==> flow/design.v <==
module hamming_coeff_lut (
   input wire [6:0] addr,
   output reg [15:0] coeff
);
   always @(*) begin
      case(addr)
         7'd0: coeff = 5243;
         7'd1: coeff = 5280;
         7'd2: coeff = 5390;
         7'd3: coeff = 5574;
         7'd4: coeff = 5831;
         7'd5: coeff = 6161;
         7'd6: coeff = 6561;
         7'd7: coeff = 7033;
         7'd8: coeff = 7573;
         7'd9: coeff = 8182;
         7'd10: coeff = 8858;
         7'd11: coeff = 9598;
         7'd12: coeff = 10401;
         7'd13: coeff = 11266;
         7'd14: coeff = 12190;
         7'd15: coeff = 13170;
         7'd16: coeff = 14205;
         7'd17: coeff = 15291;
         7'd18: coeff = 16427;
         7'd19: coeff = 17609;
         7'd20: coeff = 18835;
         7'd21: coeff = 20101;
         7'd22: coeff = 21405;
         7'd23: coeff = 22743;
         7'd24: coeff = 24112;
         7'd25: coeff = 25508;
         7'd26: coeff = 26929;
         7'd27: coeff = 28370;
         7'd28: coeff = 29828;
         7'd29: coeff = 31301;
         7'd30: coeff = 32783;
         7'd31: coeff = 34271;
         7'd32: coeff = 35762;
         7'd33: coeff = 37253;
         7'd34: coeff = 38738;
         7'd35: coeff = 40216;
         7'd36: coeff = 41682;
         7'd37: coeff = 43132;
         7'd38: coeff = 44563;
         7'd39: coeff = 45972;
         7'd40: coeff = 47355;
         7'd41: coeff = 48709;
         7'd42: coeff = 50030;
         7'd43: coeff = 51315;
         7'd44: coeff = 52562;
         7'd45: coeff = 53766;
         7'd46: coeff = 54926;
         7'd47: coeff = 56037;
         7'd48: coeff = 57098;
         7'd49: coeff = 58106;
         7'd50: coeff = 59058;
         7'd51: coeff = 59953;
         7'd52: coeff = 60787;
         7'd53: coeff = 61559;
         7'd54: coeff = 62267;
         7'd55: coeff = 62909;
         7'd56: coeff = 63484;
         7'd57: coeff = 63991;
         7'd58: coeff = 64427;
         7'd59: coeff = 64792;
         7'd60: coeff = 65085;
         7'd61: coeff = 65306;
         7'd62: coeff = 65453;
         7'd63: coeff = 65527;
         7'd64: coeff = 65527;
         7'd65: coeff = 65453;
         7'd66: coeff = 65306;
         7'd67: coeff = 65085;
         7'd68: coeff = 64792;
         7'd69: coeff = 64427;
         7'd70: coeff = 63991;
         7'd71: coeff = 63484;
         7'd72: coeff = 62909;
         7'd73: coeff = 62267;
         7'd74: coeff = 61559;
         7'd75: coeff = 60787;
         7'd76: coeff = 59953;
         7'd77: coeff = 59058;
         7'd78: coeff = 58106;
         7'd79: coeff = 57098;
         7'd80: coeff = 56037;
         7'd81: coeff = 54926;
         7'd82: coeff = 53766;
         7'd83: coeff = 52562;
         7'd84: coeff = 51315;
         7'd85: coeff = 50030;
         7'd86: coeff = 48709;
         7'd87: coeff = 47355;
         7'd88: coeff = 45972;
         7'd89: coeff = 44563;
         7'd90: coeff = 43132;
         7'd91: coeff = 41682;
         7'd92: coeff = 40216;
         7'd93: coeff = 38738;
         7'd94: coeff = 37253;
         7'd95: coeff = 35762;
         7'd96: coeff = 34271;
         7'd97: coeff = 32783;
         7'd98: coeff = 31301;
         7'd99: coeff = 29828;
         7'd100: coeff = 28370;
         7'd101: coeff = 26929;
         7'd102: coeff = 25508;
         7'd103: coeff = 24112;
         7'd104: coeff = 22743;
         7'd105: coeff = 21405;
         7'd106: coeff = 20101;
         7'd107: coeff = 18835;
         7'd108: coeff = 17609;
         7'd109: coeff = 16427;
         7'd110: coeff = 15291;
         7'd111: coeff = 14205;
         7'd112: coeff = 13170;
         7'd113: coeff = 12190;
         7'd114: coeff = 11266;
         7'd115: coeff = 10401;
         7'd116: coeff = 9598;
         7'd117: coeff = 8858;
         7'd118: coeff = 8182;
         7'd119: coeff = 7573;
         7'd120: coeff = 7033;
         7'd121: coeff = 6561;
         7'd122: coeff = 6161;
         7'd123: coeff = 5831;
         7'd124: coeff = 5574;
         7'd125: coeff = 5390;
         7'd126: coeff = 5280;
         7'd127: coeff = 5243;
      endcase
   end
endmodule
module hamming_window (
   input wire               clk,
   input wire               reset,
   input wire signed [31:0] in_data,
   input wire               in_valid,
   output reg signed [31:0] out_data_F,
   output reg               out_valid_F
);
   reg [6:0] addr_F;
   wire [15:0] coeff;
   reg signed [47:0] product;
   hamming_coeff_lut lut (
      .addr (addr_F),
      .coeff (coeff)
   );
   always @(*) begin
      product = in_data * $signed({1'b0, coeff});
   end
   always @(posedge clk) begin
      if (reset) begin
         addr_F <= 0;
         out_data_F <= 0;
         out_valid_F <= 1'b0;
      end
      else begin
         if (in_valid) begin
            addr_F <= addr_F + 1'b1;
            out_data_F <= $signed(product) >>> 16;
            out_valid_F <= 1'b1;
         end
         else begin
            addr_F <= addr_F;
            out_data_F <= out_data_F;
            out_valid_F <= 1'b0;
         end
      end
   end
endmodule
# Step by step through the tools: hamming_window

The steps from the RTL of hamming_window to its reports follow in flow order.
Lines are those of the file above, counted from 1.
Not given: -

Top: hamming_window
Clock input: clk
Cell library: sky130hd
Library corner: tt_025C_1v80

# Word level

Counts by Yosys on the flattened word-level netlist (proc, flatten, opt, wreduce; memories kept). Print and check cells are left out. Cells with the same type and inputs are merged into one.
Yosys's memory passes give these memory sizes; they may raise the number of words (mostly to a power of two), join words into wider ones and drop unused or constant bits.

Bits in registers: 40
Memory cells: 1
ROM bits: 2,048
Output and inout bits: 33
Elaborated cells: 9
Word width x clocked read ports: 16

Memories:

| memory           | depth | width | read ports | write ports | line | RTL |
| (name not given) | 128   | 16    | 1          | 0           | 6    | `case(addr)` |

Add/sub/neg operators: 1
Multiply operators: 1
Mux-type cells: 3

Operators with widths:

| operator                             | count |
| multiplier 32 x 17 -> 48 bit         | 1 |
| 2-to-1 mux 7 bit                     | 2 |
| adder 7 x 1 -> 7 bit with constant B | 1 |
| 2-to-1 mux 1 bit                     | 1 |

# Logic depth

Longest topological path by Yosys (ltp), each cell counted once; first at word level (registers and memories cut), then after technology mapping (sequential cells cut; the memories' decode and read muxes count).

Depth in word-level cells: 3
ABC_AREA: 0
Mapped depth: 24
Gate-level depth less buffers: 23

# Mapped cells and area

Yosys stat after the flow's synthesis: flattened, memories mapped to cells. It holds for the ABC_AREA given above (unset counts as 0); a run with the other value may have another netlist.
The area totals of this step are shown rounded.

Cells by type:

| cell                      | count | area in all (um^2) |
| sky130_fd_sc_hd__fa_1     | 482   | 9.65E+03 |
| sky130_fd_sc_hd__inv_1    | 542   | 2.03E+03 |
| sky130_fd_sc_hd__ha_1     | 130   | 1,626.56 |
| sky130_fd_sc_hd__and2_1   | 230   | 1,438.88 |
| sky130_fd_sc_hd__nand2_1  | 362   | 1.36E+03 |
| sky130_fd_sc_hd__dfxtp_1  | 56    | 1.12E+03 |
| sky130_fd_sc_hd__a21oi_1  | 92    | 460.442 |
| sky130_fd_sc_hd__clkbuf_1 | 112   | 420.403 |
| sky130_fd_sc_hd__o21ai_0  | 74    | 370.355 |
| sky130_fd_sc_hd__nor2_1   | 88    | 330.317 |
| sky130_fd_sc_hd__xnor2_1  | 26    | 227.718 |
| sky130_fd_sc_hd__o211ai_1 | 29    | 217.709 |
| sky130_fd_sc_hd__a211oi_1 | 23    | 172.666 |
| sky130_fd_sc_hd__buf_2    | 30    | 150.144 |
| sky130_fd_sc_hd__mux2i_1  | 15    | 150.144 |
| sky130_fd_sc_hd__a31oi_1  | 21    | 131.376 |
| sky130_fd_sc_hd__o311ai_0 | 15    | 131.376 |
| sky130_fd_sc_hd__nor3_1   | 25    | 125.12 |

Not listed: further types 62, cells in them 249.

Mapped flip-flops: 56
Buffer cells: 157
Synthesis area: 22,000 um^2
Standard cells after synthesis: 2,601

By module: a second synthesis without flattening, with its own total; a netlist apart from the flattened one above.

Cells (unflattened synthesis): 2,523
Area total of the unflattened synthesis: 22,000 um^2

Each row is one instance without its submodules.

By module:

| module            | times used | cells | area (um^2) |
| hamming_window    | 1          | 2,082 | 19,000 |
| hamming_coeff_lut | 1          | 441   | 2,900 |

# Timing after synthesis

Path of least setup slack by OpenSTA after synthesis, without wires, with an ideal clock, recovery checks aside; 20% of the period is set as input and as output delay. Where synthesis merged equal registers, the netlist keeps one of their names.

Path kind: input -> register
From: input in_data[27]
To: register out_data_F[21]
Time at the first pin: 2.620 ns
Period: 13.1 ns
Slack: 4.851 ns
Data arrival time: 8.116 ns
Driving pins on the path: 20
External input delay: 2.620 ns
Delay of the path: 5.628 ns
Path buffers: 1
Period reached after synthesis: 8.249 ns

"delay of the path" is the arrival time less input delay plus setup time.
"driving pins on the path" counts driving pins, that of a launching flip-flop among them; a cell with two outputs on the path counts twice.
"period reached after synthesis" is the clock period less the worst setup slack; recovery checks do not enter. This is arithmetic on one report: input and output delays are still those of the set period (20% each).
The rows between start and end are the longest chain of elaborated cells between them; the timing report does not say that the signal goes this way. Where chains are equally long, one stands for them.
Each line given opens the expression or statement behind the cell; cells for indexed reads and writes are added by Yosys, which also makes memories of some case tables.
A register here has more assigning lines than the two given.

Path through: sky130_fd_sc_hd__clkbuf_1 -> sky130_fd_sc_hd__nand2_1 -> sky130_fd_sc_hd__fa_1 -> sky130_fd_sc_hd__fa_1 -> sky130_fd_sc_hd__fa_1 -> sky130_fd_sc_hd__inv_1 -> sky130_fd_sc_hd__fa_1 -> sky130_fd_sc_hd__fa_1 -> sky130_fd_sc_hd__inv_1 -> sky130_fd_sc_hd__fa_1 -> sky130_fd_sc_hd__inv_1 -> sky130_fd_sc_hd__ha_1 -> sky130_fd_sc_hd__and3_1 -> sky130_fd_sc_hd__nand4_1 -> sky130_fd_sc_hd__or4_1 -> sky130_fd_sc_hd__o32a_1 -> sky130_fd_sc_hd__a211o_1 -> sky130_fd_sc_hd__and3_2 -> sky130_fd_sc_hd__o21ai_0 -> sky130_fd_sc_hd__a21oi_1
Cells in the longest elaborated chain: 1

RTL lines, path post-synthesis:

| item                         | line | RTL |
| from (decl)                  | 141  | `input wire signed [31:0] in_data,` |
| multiplier 32 x 17 -> 48 bit | 154  |  |
| to (assign)                  | 165  |  |
| to (assign)                  | 170  | `out_data_F <= out_data_F;` |
| to (decl)                    | 143  | `output reg signed [31:0] out_data_F,` |

# Timing after layout

From the final timing report of run A: the path of least setup slack in the routed layout; clock arrival at registers is part of the times.

Path kind: input -> register
From: input in_data[16]
To: register out_data_F[21]
External input delay: 1.53 ns
Path buffers: 3
Period: 7.64 ns
Time at the first pin: 1.53 ns
Driving pins on the path: 22
Data arrival time: 7.26 ns
Slack: 0.56 ns

The rows between start and end are the longest chain of elaborated cells between them; the timing report does not say that the signal goes this way. Where chains are equally long, one stands for them.
A register here has more assigning lines than the two given.

Path through: sky130_fd_sc_hd__buf_6 -> sky130_fd_sc_hd__buf_6 -> sky130_fd_sc_hd__buf_6 -> sky130_fd_sc_hd__and2_4 -> sky130_fd_sc_hd__fa_1 -> sky130_fd_sc_hd__inv_2 -> sky130_fd_sc_hd__fa_1 -> sky130_fd_sc_hd__fa_1 -> sky130_fd_sc_hd__inv_1 -> sky130_fd_sc_hd__fa_1 -> sky130_fd_sc_hd__fa_1 -> sky130_fd_sc_hd__inv_1 -> sky130_fd_sc_hd__fa_2 -> sky130_fd_sc_hd__inv_2 -> sky130_fd_sc_hd__ha_4 -> sky130_fd_sc_hd__nand4_1 -> sky130_fd_sc_hd__or4_1 -> sky130_fd_sc_hd__o32a_1 -> sky130_fd_sc_hd__a211o_1 -> sky130_fd_sc_hd__and3_4 -> sky130_fd_sc_hd__o21ai_1 -> sky130_fd_sc_hd__a21oi_1
Cells in the longest elaborated chain: 1

RTL lines, path after layout:

| item                         | line | RTL |
| from (decl)                  | 141  | `input wire signed [31:0] in_data,` |
| multiplier 32 x 17 -> 48 bit | 154  |  |
| to (assign)                  | 165  |  |
| to (assign)                  | 170  | `out_data_F <= out_data_F;` |
| to (decl)                    | 143  | `output reg signed [31:0] out_data_F,` |

Lab notebook: hamming_window

Design hamming_window on sky130hd. What follows are 2 stored runs of the flow, each under its own settings; their order means nothing. The constraints put input and output delay at 20% of the set period each and load the outputs with 0.01 pF.
By "achieved period" is meant the clock period of the run minus its worst setup slack. This is arithmetic on one report: input and output delays are still those of the set period (20% each).
The measured numbers are rounded.
Settings: -- = not set for that run.

| item                                   | run A  | run B  |
| period_ns                              | 7.64   | 6.52   |
| CORE_UTILIZATION                       | 46     | 40     |
| SETUP_SLACK_MARGIN                     | 1.26   | --     |
| PLACE_DENSITY_LB_ADDON                 | 0.27   | --     |
| CELL_PAD_IN_SITES_GLOBAL_PLACEMENT     | 3      | --     |
| TNS_END_PERCENT                        | 20     | --     |
| CTS_CLUSTER_SIZE                       | 80     | --     |
| CTS_CLUSTER_DIAMETER                   | 59     | --     |
| CAP_MARGIN                             | 20     | 20     |
| CORE_MARGIN                            | 2      | 2      |
| SLEW_MARGIN                            | 20     | 20     |
| synthesized cell area (um^2)           | 22,000 | 22,000 |
| die size (um^2)                        | 50,000 | 57,000 |
| standard-cell area after layout (um^2) | 26,000 | 28,000 |
| setup slack of the worst path (ns)     | 0.56   | -0.42  |
| worst-case hold slack (ns)             | 0.47   | 0.46   |
| achieved period (ns)                   | 7.075  | 6.943  |
